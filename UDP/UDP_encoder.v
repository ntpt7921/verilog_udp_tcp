==> flow/design.v <==
module checksum_calculator (in, reset, enable, clk, checksum);
  parameter LENGTH = 32;
  input [LENGTH-1:0] in;
  input reset, enable, clk;
  output [LENGTH-1:0] checksum;
  wire [LENGTH-1:0] in;
  wire reset, clk;
  reg [LENGTH-1:0] checksum;
  wire [LENGTH-1:0] next_checksum;
  one_complement_adder #(.LENGTH(LENGTH)) adder (.a1(checksum), .a2(in), .res(next_checksum));
  always @(posedge clk) begin
    if (reset) checksum <= 0;
    else if (enable) checksum <= next_checksum;
  end
endmodule
module delay_reg(data_in, in_pos, data_out, clk, reset);
  parameter DEPTH=1;
  parameter WIDTH=32;
  input [WIDTH-1:0] data_in;
  input [7:0] in_pos;
  input clk, reset;
  output [WIDTH-1:0] data_out;
  wire [WIDTH-1:0] data_in;
  wire [7:0] in_pos;
  wire clk, reset;
  wire [WIDTH-1:0] data_out;
  genvar i;
  if (DEPTH == 1) begin
    parallel_reg #(.WIDTH(WIDTH)) r
    (.data_in(data_in), .data_out(data_out), .clk(clk), .reset(reset));
  end else begin
    wire [DEPTH-1:0] decoder;
    assign decoder = 1 << (in_pos-1);
    wire [WIDTH-1:0] btw [0:DEPTH];
    wire [WIDTH-1:0] mux [0:DEPTH-1];
    for (i = 0; i < DEPTH; i = i + 1) begin
      assign mux[i] = (decoder[DEPTH-1-i]) ? btw[0] : btw[i];
      parallel_reg #(.WIDTH(WIDTH)) r
      (.data_in(mux[i]), .data_out(btw[i+1]), .clk(clk), .reset(reset));
    end
    assign btw[0] = data_in;
    assign data_out = btw[DEPTH];
  end
endmodule
module one_complement_adder (a1, a2, res);
  parameter LENGTH = 32;
  input [LENGTH-1:0] a1;
  input [LENGTH-1:0] a2;
  output [LENGTH-1:0] res;
  wire [LENGTH-1:0] a1;
  wire [LENGTH-1:0] a2;
  wire [LENGTH-1:0] res;
  wire [LENGTH:0] temp;
  assign temp = a1 + a2;
  assign res = temp[LENGTH] + temp[LENGTH-1:0];
endmodule
module parallel_reg (data_in, clk, reset, data_out);
  parameter WIDTH = 32;
  input [WIDTH-1:0] data_in;
  input clk, reset;
  output [WIDTH-1:0] data_out;
  wire [WIDTH-1:0] data_in;
  wire clk, reset;
  reg [WIDTH-1:0] data_out;
  always @(posedge clk) begin
    if (reset) data_out <= 0;
    else data_out <= data_in;
  end
endmodule
module UDP_encoder (src_ip, dest_ip,
                    src_port, dest_port, len_in, data,
                    clk, reset, no_chksum, start, data_av,
                    pkg_data, wr_en, fin, checksum_out, len_out);
  input [31:0] src_ip, dest_ip;
  input [15:0] src_port, dest_port, len_in;
  input [31:0] data;
  input clk, reset, no_chksum, start, data_av;
  output [31:0] pkg_data;
  output [15:0] checksum_out;
  output [15:0] len_out;
  output wr_en, fin;
  wire [15:0] src_port, dest_port, len_in;
  wire [31:0] data;
  wire clk, reset, no_chksum, start, data_av;
  reg [31:0] pkg_data;
  reg [15:0] checksum_out;
  wire [15:0] len_out;
  assign len_out = len_in + 16'd8;
  reg wr_en, fin;
  parameter IDLE = 0;
  parameter WRITE_1 = 1;
  parameter WRITE_2 = 2;
  parameter WRITE_3 = 3;
  parameter FIN = 4;
  wire data_av_dl;
  wire [31:0] data_dl;
  delay_reg #(.WIDTH(33), .DEPTH(2)) delay
  (.data_in({data_av, data}), .in_pos(8'd2), .data_out({data_av_dl, data_dl}), 
   .clk(clk), .reset(reset));
  wire [31:0] temp0;
  wire [15:0] temp1, temp2, ps_hdr_chks;
  one_complement_adder #(.LENGTH(32)) add0 (.a1(src_ip), .a2(dest_ip), .res(temp0));
  one_complement_adder #(.LENGTH(16)) add1 (.a1({8'b0, 8'd17}), .a2(len_out), .res(temp1));
  one_complement_adder #(.LENGTH(16)) add2 (.a1(temp0[31:16]), .a2(temp0[15:0]), .res(temp2));
  one_complement_adder #(.LENGTH(16)) add3 (.a1(temp1), .a2(temp2), .res(ps_hdr_chks));
  wire [15:0] temp3, hdr_chks;
  one_complement_adder #(.LENGTH(16)) add4 (.a1(src_port), .a2(dest_port), .res(temp3));
  one_complement_adder #(.LENGTH(16)) add5 (.a1(temp3), .a2(len_out), .res(hdr_chks));
  wire [31:0] data_checksum;
  wire enable_checksum;
  assign enable_checksum = (next_state == WRITE_3) && data_av_dl;
  checksum_calculator #(.LENGTH(32)) add6
  (.in(data_dl), .reset(reset), .enable(enable_checksum), 
   .clk(clk), .checksum(data_checksum));
  wire [15:0] accum_checksum, temp4, temp5;
  one_complement_adder #(.LENGTH(16)) add7 
  (.a1(data_checksum[31:16]), .a2(data_checksum[15:0]), .res(temp4));
  one_complement_adder #(.LENGTH(16)) add8 
  (.a1(ps_hdr_chks), .a2(hdr_chks), .res(temp5));
  one_complement_adder #(.LENGTH(16)) add9
  (.a1(temp4), .a2(temp5), .res(accum_checksum));
  reg [2:0] state, next_state;
  reg [15:0] bytes_left;
  always @(reset or start or state or bytes_left) begin
    if (reset) 
      next_state = IDLE;
    else if (start && state == IDLE)
      next_state = WRITE_1;
    else if (state == WRITE_1)
      next_state = WRITE_2;
    else if (state == WRITE_2)
      next_state = WRITE_3;
    else if (state == WRITE_3) begin
      if (bytes_left > 0) next_state = WRITE_3;
      else next_state = FIN;
    end else if (state == FIN) 
      next_state = FIN;
    else next_state = IDLE;
  end
  always @(posedge clk) begin
    state <= next_state;
    case (next_state)
      IDLE: bytes_left <= 0;
      WRITE_1: bytes_left <= len_in;
      WRITE_2:  ;
      WRITE_3: 
        if (data_av_dl) 
          bytes_left <= (bytes_left < 4) ? 0 : (bytes_left - 4);
      FIN:  ;
    endcase
  end
  always @(posedge clk) begin
    case (next_state)
      IDLE: begin
        pkg_data <= 0;
        checksum_out <= 0;
        wr_en <= 0;
        fin <= 0;
      end
      WRITE_1: begin
        pkg_data <= {src_port, dest_port};
        wr_en <= 1;
      end
      WRITE_2: begin
        pkg_data <= {len_out, 16'h0000};
      end
      WRITE_3: begin
        if (data_av_dl) begin
          wr_en <= 1;
          pkg_data <= data_dl;
        end else
          wr_en <= 0;
      end
      FIN: begin
        pkg_data <= 0;
        if (!no_chksum) checksum_out <= ~accum_checksum;
        else checksum_out <= 0;
        wr_en <= 0;
        fin <= 1;
      end
    endcase
  end
endmodule
# Tool chain data of UDP_encoder
# Tool output for the design above, in the order of the flow.
# Line numbers count from 1 in the design file above.
# Operators carry their Yosys type and port widths (W data, S select, Z words).
# Cell names lack the library's common part.
# The mark n/a stands for no value.
# inputs
top_module	UDP_encoder
clock_port	clk
lib	sky130hd
corner	tt_025C_1v80

# Word-level counts
# Counts by Yosys on the flattened word-level netlist (proc, flatten, opt, wreduce). Print and check cells are left out.
# bits
ff_bits	167
input_bits	149
out_inout_bits	66
wordCells	71
# op_classes
addsub	22
n_cmp	2
equal	9
mux	17
n_logic	1
reduce_and_logical	11
# ops
operator	n
$add A1 B16 Y16	8
$pmux W32 S4	1
$add A16 B16 Y17	7
$add A32 B32 Y33	2
$add A1 B32 Y32	2
$pmux W16 S3	1
$mux W16	3
$pmux W16 S2	1
$mux W32	1
$mux W3	7
$add A5 B16 Y17 const A	1
$gt A16 B1 Y1 const B	1
$sub A16 B3 Y16 const B	1
$lt A16 B3 Y1 const B	1
$add A16 B4 Y16 const B	1
$not A16 Y16	1
$eq A3 B2 Y1 const B	4
$eq A3 B1 Y1 const B	2
$eq A3 B3 Y1 const B	2
$logic_not A3 Y1	2
$reduce_bool A3 Y1	2
$reduce_and A2 Y1	2
$reduce_bool A4 Y1	1
$pmux W1 S3	1
$logic_and A1 B1 Y1	2
$ne A2 B1 Y1 const B	1
$reduce_bool A2 Y1	1
$reduce_or A2 Y1	1
# Not listed: further kinds 2, cells in them 2.

# Longest topological paths
# Yosys ltp: most cells in a row. Word level: on the elaborated netlist, between registers, memories and ports. Mapped: between sequential cells and ports; inverters and the memories' decode and read muxes count.
# depth
depth_word	13
ABC_AREA	0
ltp_mapped	84
ltp_nobuf	84

# Mapped cells and area
# Source: synth_stat.txt of the flow (Yosys; design flattened, memories mapped). It holds for the ABC_AREA given above (unset counts as 0); a run with the other value may have another netlist.
# The area totals of this step are shown rounded.
# by_type
type	n	area_total_um2
ha_1	201	2.51E+03
dfxtp_1	103	2.06E+03
edfxtp_1	66	1.98E+03
xnor2_1	197	1.73E+03
xor2_1	114	998.458
a21oi_1	130	650.624
nor2_1	171	641.866
nand2_1	153	574.301
nor2b_1	88	550.528
a21o_1	63	472.954
inv_1	118	442.925
o21ai_0	88	440.422
nand3_1	77	385.37
a211oi_1	34	255.245
nor3_1	51	255.245
nand4_1	35	218.96
and3_1	32	200.192
fa_1	9	180.173
# Other cell types: 81; their cells: 479.
# synth_totals
mapped_cells	2209
synth_area_um2	18300
sequential_area_um2	4040
flip_flops	169
buf_cells	52
# The figures by module come from a second, unflattened synthesis with its own total; it is not the netlist above.
# unflattened
hier_cells	2528
hier_area_um2	22000
# Each row is one instance without its submodules.
# by_module
module	n_inst	cells	area_um2	seq_area_um2
one_complement_adder #(LENGTH=16)	8	141	1140	0.0
one_complement_adder #(LENGTH=32)	2	412	2880	0.0
UDP_encoder	1	292	3590	2080
parallel_reg #(WIDTH=33)	2	69	890	661
checksum_calculator #(LENGTH=32)	1	103	1160	641
delay_reg	1	43	574	0.0

# Path before layout
# Source: OpenSTA report_checks on the synthesized netlist (no wires, ideal clock, input and output delay 20% of the period each), path of least setup slack; recovery checks are left aside. Register names are those of the netlist, which keeps one name where synthesis merged equal registers.
# synth_timing
path_type	input to register
startpoint	input port src_ip[10]
endpoint	register checksum_out[15]
clock_period_ns	25.4
in_delay_ns	5.080
setup_time_ns	0.257
t_first_pin_ns	5.080
arrival_ns	19.946
required_ns	25.143
setup_slack_ns	5.197
path_delay_ns	15.123
stages	82
n_path_buf	1
period_less_setup_slack_ns	20.203
# "path_delay_ns" = arrival - input delay + setup time.
# "stages" counts driving pins, that of a launching flip-flop among them; a cell with two outputs on the path counts twice.
# "period_less_setup_slack_ns" = period - worst setup slack (recovery checks aside). The figure is calculated, with input and output delays left at 20% of the set period.
# Between the ends stands the longest chain of elaborated cells between them, by number of cells; it is not shown to be the way that was timed. Of several equally long chains one is given.
# A line is the first line of the expression or statement that the cell stems from. Yosys adds cells for indexed reads and writes and turns some case tables into memories.
# A register here has more assigning lines than the two given.
# synth_between
cell_sequence	ha_1 > clkbuf_1 > nand2_1 > or3_1 > o2111a_1 > o21ai_0 > a211oi_1 > o21bai_1 > a21o_1 > a21o_1 > ha_1 > and3_1 > nand3_1 > a2111oi_0 > nand4_1 > nor4_2 > nand3_1 > xnor2_1 > [... 46 more ...] > o21a_1 > o21ai_0 > inv_1 > o41ai_1 > a211oi_1 > o41ai_1 > o21ai_0 > a21oi_1 > o21bai_1 > ha_1 > nand2b_1 > nor2_1 > and3_1 > nor4bb_1 > nand4_1 > nor2_1 > a32o_1 > nand2_1
elab_chain_cells	13
cone_cells	13
cone_lines	4
cone_classes	add/sub: 10; mux: 2; logic: 1
# synth_lines
element	line	rtl
start: declaration	74	input [31:0] src_ip, dest_ip;
$add A32 B32 Y33	54	assign temp = a1 + a2;
$add A1 B32 Y32	55	assign res = temp[LENGTH] + temp[LENGTH-1:0];
$add A16 B16 Y17	54
$add A1 B16 Y16	55
$add A16 B16 Y17	54
$add A1 B16 Y16	55
$add A16 B16 Y17	54
$add A1 B16 Y16	55
$add A16 B16 Y17	54
$add A1 B16 Y16	55
$not A16 Y16	176	if (!no_chksum) checksum_out <= ~accum_checksum;
$mux W16	176
$pmux W16 S2	153	case (next_state)
end: assignment	156	checksum_out <= 0;
end: assignment	176
end: declaration	79	output [15:0] checksum_out;

# Timing after layout
# From the final timing report of run A: the path of least setup slack in the routed layout; clock arrival at registers is part of the times.
# layout_timing
path_type	input to register
startpoint	input port src_ip[5]
endpoint	register checksum_out[15]
clock_period_ns	25.3
in_delay_ns	5.06
setup_time_ns	0.24
t_first_pin_ns	5.06
arrival_ns	22.88
required_ns	25.53
setup_slack_ns	2.66
stages	83
n_path_buf	1
# Between the ends stands the longest chain of elaborated cells between them, by number of cells; it is not shown to be the way that was timed. Of several equally long chains one is given.
# A register here has more assigning lines than the two given.
# layout_between
cell_sequence	clkdlybuf4s50_1 > ha_1 > o21a_1 > o21ai_1 > or3_1 > o2111a_1 > o21ai_0 > a211oi_1 > o21bai_1 > a21o_1 > a21o_1 > ha_1 > and3_1 > nand3_1 > a2111oi_0 > nand4_1 > nor4_2 > nand3_1 > [... 47 more ...] > o21a_1 > o21ai_0 > inv_1 > o41ai_1 > a211oi_1 > o41ai_1 > o21ai_0 > a21oi_1 > o21bai_1 > ha_1 > nand2b_1 > nor2_1 > and3_1 > nor4bb_1 > nand4_1 > nor2_1 > a32o_1 > nand2_1
elab_chain_cells	13
cone_cells	13
cone_lines	4
cone_classes	add/sub: 10; mux: 2; logic: 1
# layout_lines
element	line	rtl
start: declaration	74	input [31:0] src_ip, dest_ip;
$add A32 B32 Y33	54	assign temp = a1 + a2;
$add A1 B32 Y32	55	assign res = temp[LENGTH] + temp[LENGTH-1:0];
$add A16 B16 Y17	54
$add A1 B16 Y16	55
$add A16 B16 Y17	54
$add A1 B16 Y16	55
$add A16 B16 Y17	54
$add A1 B16 Y16	55
$add A16 B16 Y17	54
$add A1 B16 Y16	55
$not A16 Y16	176	if (!no_chksum) checksum_out <= ~accum_checksum;
$mux W16	176
$pmux W16 S2	153	case (next_state)
end: assignment	156	checksum_out <= 0;
end: assignment	176
end: declaration	79	output [15:0] checksum_out;

# Design UDP_encoder on sky130hd. What follows are 2 stored runs of the flow, each under its own settings; their order means nothing. The constraints put input and output delay at 20% of the set period each and load the outputs with 0.01 pF.
# "achieved_period_ns" means the clock period less the worst setup slack. The figure is calculated, with input and output delays left at 20% of the set period.
# "worst_path_allowed_less_slack_ns": the worst setup path's part of the clock period (all of it between registers, 20% less for each end at a port) less its slack. A launch clock that arrives late makes it longer, a capture clock that arrives late makes it shorter.
# "final_power_mw" rests on the timing tool's default activity at the inputs, not on a simulated workload.
# Values from the reports are rounded here.
# Settings: n/a = not set for that run.
stored run	period_ns	CORE_UTILIZATION	SETUP_SLACK_MARGIN	PLACE_DENSITY_LB_ADDON	HOLD_SLACK_MARGIN	CELL_PAD_IN_SITES_GLOBAL_PLACEMENT	CELL_PAD_IN_SITES_DETAIL_PLACEMENT	GPL_ROUTABILITY_DRIVEN	CTS_CLUSTER_DIAMETER	CAP_MARGIN	CORE_MARGIN	SLEW_MARGIN	worst_path_allowed_less_slack_ns	worst_path_kind	tns_setup_ns	dieArea_um2	final_setup_ws_ns	ws_hold_ns	final_power_mw	finish.stdcell_area_um2	synthesis_area_um2	achieved_period_ns
run A	25.3	15	-1.54	0.21	-0.05	0	1	0	282	30	2	20	17.58	input to register	0.000	125000	2.66	0.436	3.21	23000	18300	22.643
run B	18.9	40	-0.74	n/a	n/a	n/a	n/a	n/a	n/a	20	2	20	14.68	input to register	0.000	47600	0.438	0.427	4.86	23400	18300	18.462
